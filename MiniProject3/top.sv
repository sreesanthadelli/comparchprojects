==> flow/design.v <==
module ws2812b(
    input logic clk, 
    input logic serial_in, 
    input logic transmit, 
    output logic ws2812b_out, 
    output logic shift
);
    localparam IDLE = 1'b0;
    localparam TRANSMITTING = 1'b1;
    localparam T0_CYCLE_COUNT = 4'd5;
    localparam T1_CYCLE_COUNT = 4'd10;
    localparam MAX_CYCLE_COUNT = 4'd15;
    logic state = IDLE;
    logic [3:0] cycle_count = 4'd0;
    logic bit_being_sent = 1'b0;
    always_ff @(posedge clk) begin
        unique case (state)
            IDLE:
                if (transmit == 1'b1) begin
                    state <= TRANSMITTING;
                    cycle_count <= 4'd0;
                    bit_being_sent <= serial_in;
                end
            TRANSMITTING:
                if (transmit == 1'b0) begin
                    state <= IDLE;
                end
                else if (cycle_count == MAX_CYCLE_COUNT - 1) begin
                    cycle_count <= 4'd0;
                    bit_being_sent <= serial_in;
                end
                else begin
                    cycle_count <= cycle_count + 1;
                end
        endcase
    end
    always_comb begin
        if (state == TRANSMITTING)
            if (bit_being_sent == 1'b0)
                ws2812b_out = (cycle_count < T0_CYCLE_COUNT);
            else
                ws2812b_out = (cycle_count < T1_CYCLE_COUNT);
        else
            ws2812b_out = 1'b0;
    end
    assign shift = (state == TRANSMITTING) && (cycle_count == 4'd0);
endmodule
module controller (
    input logic clk, 
    output logic load_sreg, 
    output logic transmit_pixel, 
    output logic [5:0] pixel, 
    output logic [4:0] frame
);
    localparam TRANSMIT_FRAME       = 1'b0;
    localparam IDLE                 = 1'b1;
    localparam [2:0] READ_CH_VALS   = 3'b001;
    localparam [2:0] LOAD_SREG      = 3'b010;
    localparam [2:0] TRANSMIT_PIXEL = 3'b100;
    localparam [8:0] TRANSMIT_CYCLES    = 9'd360;        
    localparam [19:0] IDLE_CYCLES       = 20'd351832;    
    logic state = TRANSMIT_FRAME;
    logic next_state;
    logic [2:0] transmit_phase = READ_CH_VALS;
    logic [2:0] next_transmit_phase;
    logic [5:0] pixel_counter = 6'd0;
    logic [4:0] frame_counter = 5'd0;
    logic [8:0] transmit_counter = 9'd0;
    logic [19:0] idle_counter = 20'd0;
    logic transmit_pixel_done;
    logic idle_done;
    assign transmit_pixel_done = (transmit_counter == TRANSMIT_CYCLES - 1);
    assign idle_done = (idle_counter == IDLE_CYCLES - 1);
    always_ff @(negedge clk) begin
        state <= next_state;
        transmit_phase <= next_transmit_phase;
    end
    always_comb begin
        next_state = 1'bx;
        unique case (state)
            TRANSMIT_FRAME:
                if ((pixel_counter == 6'd63) && (transmit_pixel_done))
                    next_state = IDLE;
                else
                    next_state = TRANSMIT_FRAME;
            IDLE:
                if (idle_done)
                    next_state = TRANSMIT_FRAME;
                else
                    next_state = IDLE;
        endcase
    end
    always_comb begin
        next_transmit_phase = READ_CH_VALS;
        if (state == TRANSMIT_FRAME) begin
            case (transmit_phase)
                READ_CH_VALS:
                    next_transmit_phase = LOAD_SREG;
                LOAD_SREG:
                    next_transmit_phase = TRANSMIT_PIXEL;
                TRANSMIT_PIXEL:
                    next_transmit_phase = transmit_pixel_done ? READ_CH_VALS : TRANSMIT_PIXEL;
            endcase
        end
    end
    always_ff @(negedge clk) begin
        if ((state == TRANSMIT_FRAME) && transmit_pixel_done) begin
            pixel_counter <= pixel_counter + 1;
        end
    end
    always_ff @(negedge clk) begin
        if (idle_done) begin
            frame_counter <= frame_counter + 1;
        end
    end
    always_ff @(negedge clk) begin
        if (transmit_phase == TRANSMIT_PIXEL) begin
            transmit_counter <= transmit_counter + 1;
        end
        else begin
            transmit_counter <= 9'd0;
        end
    end
    always_ff @(negedge clk) begin
        if (state == IDLE) begin
            idle_counter <= idle_counter + 1;
        end
        else begin
            idle_counter <= 20'd0;
        end
    end
    assign pixel = pixel_counter;
    assign frame = frame_counter;
    assign load_sreg = (transmit_phase == LOAD_SREG);
    assign transmit_pixel = (transmit_phase == TRANSMIT_PIXEL);
endmodule
module game_of_life #(
    parameter [63:0] INIT_GRID = 64'hFFFF_FFFF_FFFF_FFFF
)(
    input  logic clk,
    input  logic tick,          
    output logic [63:0] grid_out
);
    logic [63:0] grid;
    logic [63:0] next_grid;
    initial grid = INIT_GRID;
    logic [63:0] north, south, east, west;
    logic [63:0] ne, nw, se, sw;
    logic [3:0] neighbors [63:0];
    integer i;
    always_comb begin
        north = {grid[7:0], grid[63:8]};       
        south = {grid[55:0], grid[63:56]};     
        east  = {grid[0], grid[63:1]};         
        west  = {grid[62:0], grid[63]};        
        ne = {north[0], north[63:1]};          
        nw = {north[63:1], north[0]};          
        se = {south[0], south[63:1]};          
        sw = {south[63:1], south[0]};          
        for (i = 0; i < 64; i = i + 1) begin
            neighbors[i] = north[i] + south[i] + east[i] + west[i] +
                           ne[i] + nw[i] + se[i] + sw[i];
        end
        for (i = 0; i < 64; i = i + 1) begin
            if (grid[i])
                next_grid[i] = (neighbors[i] == 2 || neighbors[i] == 3);
            else
                next_grid[i] = (neighbors[i] == 3);
        end
    end
    always_ff @(posedge clk) begin
        if (tick)
            grid <= next_grid;
    end
    assign grid_out = grid;
endmodule
module top (
    input  logic clk,
    output logic _48b
);
    logic [5:0] pixel;
    logic load_sreg, transmit_pixel, shift;
    logic ws_out;
    logic [7:0] red_data, green_data, blue_data;
    logic [23:0] shift_reg;
    logic [23:0] div_counter = 0;
    logic tick = 0;
    always_ff @(posedge clk) begin
        if (div_counter == 24'd11_999_999) begin  
            div_counter <= 0;
            tick <= 1'b1;
        end else begin
            div_counter <= div_counter + 1;
            tick <= 1'b0;
        end
    end
    logic [63:0] red_grid, green_grid, blue_grid;
    localparam [63:0] RED_INIT   = 64'b11100000_00000000_00000000_00000000_00000000_00000000_00000000_00000000;  
    localparam [63:0] GREEN_INIT = 64'b00000000_00011100_00000000_00000000_00000000_00000000_00000000_00000000;  
    localparam [63:0] BLUE_INIT  = 64'b00000000_00000000_00000111_00000000_00000000_00000000_00000000_00000000;  
    game_of_life #(.INIT_GRID(RED_INIT))   u_red_gol   (.clk(clk), .tick(tick), .grid_out(red_grid));
    game_of_life #(.INIT_GRID(GREEN_INIT)) u_green_gol (.clk(clk), .tick(tick), .grid_out(green_grid));
    game_of_life #(.INIT_GRID(BLUE_INIT))  u_blue_gol  (.clk(clk), .tick(tick), .grid_out(blue_grid));
    always_comb begin
        red_data   = {8{red_grid[pixel]}};
        green_data = {8{green_grid[pixel]}};
        blue_data  = {8{blue_grid[pixel]}};
    end
    controller u_ctrl (
        .clk(clk),
        .load_sreg(load_sreg),
        .transmit_pixel(transmit_pixel),
        .pixel(pixel)
    );
    ws2812b u_ws (
        .clk(clk),
        .serial_in(shift_reg[23]),
        .transmit(transmit_pixel),
        .ws2812b_out(ws_out),
        .shift(shift)
    );
    always_ff @(posedge clk) begin
        if (load_sreg)
            shift_reg <= {green_data, red_data, blue_data};  
        else if (shift)
            shift_reg <= {shift_reg[22:0], 1'b0};
    end
    assign _48b = ws_out;
endmodule
* Step by step through the tools: top *
Tool output for the design above, in the order of the flow.
Line numbers count from 1 in the design file above.
Cell names lack the library's common part.
The mark -- stands for no value.

design
  top module = top
  clock input = clk
  cell library = sky130hd
  timing corner = tt_025C_1v80

* Word level *
Counts by Yosys on the flattened word-level netlist (proc, flatten, opt, wreduce). Print and check cells are left out. Cells with the same type and inputs are merged into one.

bit counts
  register bits after elaboration = 286
  input bits = 1

cells by class
  add/subtract/negate cells = 1349
  order comparisons = 2
  equality and inequality tests = 395
  shift operators = 3
  mux-type cells = 211
  bitwise operators = 2
  reduce/logical cells = 199

operators by type and width
  cell                                                    number
  adder 4 x 1 -> 4 bit                                    1152
  equality test 4 x 2 -> 1 bit (second input constant)    384
  adder 1 x 1 -> 2 bit                                    192
  2-to-1 mux 1 bit                                        201
  logical OR 1 bit                                        192
  variable part select 64 x 6 -> 1 bit                    3
  2-to-1 mux 24 bit                                       2
  adder 24 x 1 -> 24 bit (second input constant)          1
  equality test 24 bit (second input constant)            1
  adder 20 x 1 -> 20 bit (second input constant)          1
  equality test 20 x 19 -> 1 bit (second input constant)  1
  2-to-1 mux 4 bit                                        3
  adder 9 x 1 -> 9 bit (second input constant)            1
  equality test 9 bit (second input constant)             1
  case mux 3 bit (select 3 bit)                           1
  case mux 4 bit (select 2 bit)                           1
  inequality test 2 bit (second input constant)           3
  adder 6 x 1 -> 6 bit (second input constant)            1
  equality test 6 bit (second input constant)             1
  adder 4 x 1 -> 4 bit (second input constant)            1
  < comparator 4 x 3 -> 1 bit (second input constant)     1
  < comparator 4 bit (second input constant)              1
  equality test 4 bit (second input constant)             1
  zero test 4 bit                                         1
  case mux 1 bit (select 2 bit)                           2
  logical AND 1 bit                                       3
  equality test 3 x 1 -> 1 bit (second input constant)    1
  equality test 3 x 2 -> 1 bit (second input constant)    1

Other operator kinds: 6; their cells: 7.

* Logic depth *
Depth = most cells in a row (Yosys ltp): at word level without a register or memory, in the mapped netlist without a sequential cell, where the memories' decode and read muxes count.

depth
  depth in word-level cells = 10
  ABC_AREA = 0
  gate-level depth with buffers = 11

* After synthesis *
The flow's flattened synthesis, as Yosys stat reports it; memories are mapped. The netlist is that of the ABC_AREA named above (0 if unset); the other value can give another one.

cell types
  type       number  total area (um2)
  fa_1       534     1.07E+04
  edfxtp_1   227     6.82E+03
  ha_1       537     6.72E+03
  inv_1      1068    4.01E+03
  xnor2_1    248     2.17E+03
  a2111oi_0  175     1532.72
  dfxtp_1    59      1.18E+03
  nor2_1     309     1.16E+03
  xor2_1     126     1.1E+03
  mux2_2     88      990.95
  nor3_1     198     990.95
  a21oi_1    184     920.883
  nand2_1    178     668.141
  o21ai_0    130     650.624
  mux4_2     27      608.083
  clkbuf_1   128     480.461
  mux2i_1    32      320.307
  and2_1     34      212.704

Not listed: further types 38, cells in them 199.

mapped netlist
  mapped cells = 4481
  mapped area = 0.0425996 mm2
  sequential area = 0.0079977 mm2
  mapped flip-flops = 286
  buffer cells = 147

By module: a second synthesis without flattening, with its own total; a netlist apart from the flattened one above.

unflattened totals
  cells (unflattened synthesis) = 2657
  area total of the unflattened synthesis = 0.0316891 mm2

Each row is one instance without its submodules.

modules
  module        times used  cells  area (mm2)  seq. area (mm2)
  game_of_life  1           704    0.0085682   0.0019218
  game_of_life  1           704    0.0085682   0.0019218
  game_of_life  1           704    0.0085682   0.0019218
  top           1           324    0.0037536   0.0012212
  controller    1           190    0.0018881   0.000991
  ws2812b       1           31     0.0003428   0.0001702

Wiki page: top / flow data

Stored flow runs of top (2 of them; Yosys, OpenROAD, sky130hd). They differ in their settings and are not a sequence. Constraints: input delay and output delay 20% of the set period each, output load 0.01 pF.
"total power after layout": no workload was simulated; the value follows from the tool's default switching activity.
Settings: -- = not set for that run.

setting or result                          flow run A  flow run B
period_ns                                  4.92        8.72
CORE_UTILIZATION                           52          56
SETUP_SLACK_MARGIN                         -0.13       0.72
CORE_ASPECT_RATIO                          1.13        --
TNS_END_PERCENT                            15          --
GPL_ROUTABILITY_DRIVEN                     1           --
CTS_CLUSTER_SIZE                           51          --
SLEW_MARGIN                                0           5
MIN_ROUTING_LAYER                          met1        met1
CAP_MARGIN                                 20          20
CORE_MARGIN                                2           10
PLACE_DENSITY_LB_ADDON                     --          0.08
ABC_AREA                                   --          1
GPL_TIMING_DRIVEN                          --          0
CTS_CLUSTER_DIAMETER                       --          272
MAX_ROUTING_LAYER                          --          met4
utilization after routing (%)              56.0        60.2
die size (mm2)                             0.0842322   0.0894847
standard-cell area after layout (mm2)      0.045381    0.0465797
sum of negative setup slack (ns)           0.000       0.000
worst hold slack in the final report (ns)  0.445       0.442
total power after layout (µW)              5818        3299
mapped cell area after synthesis (mm2)     0.0425996   0.0436356
worst setup slack after layout (ns)        0.038       1.789
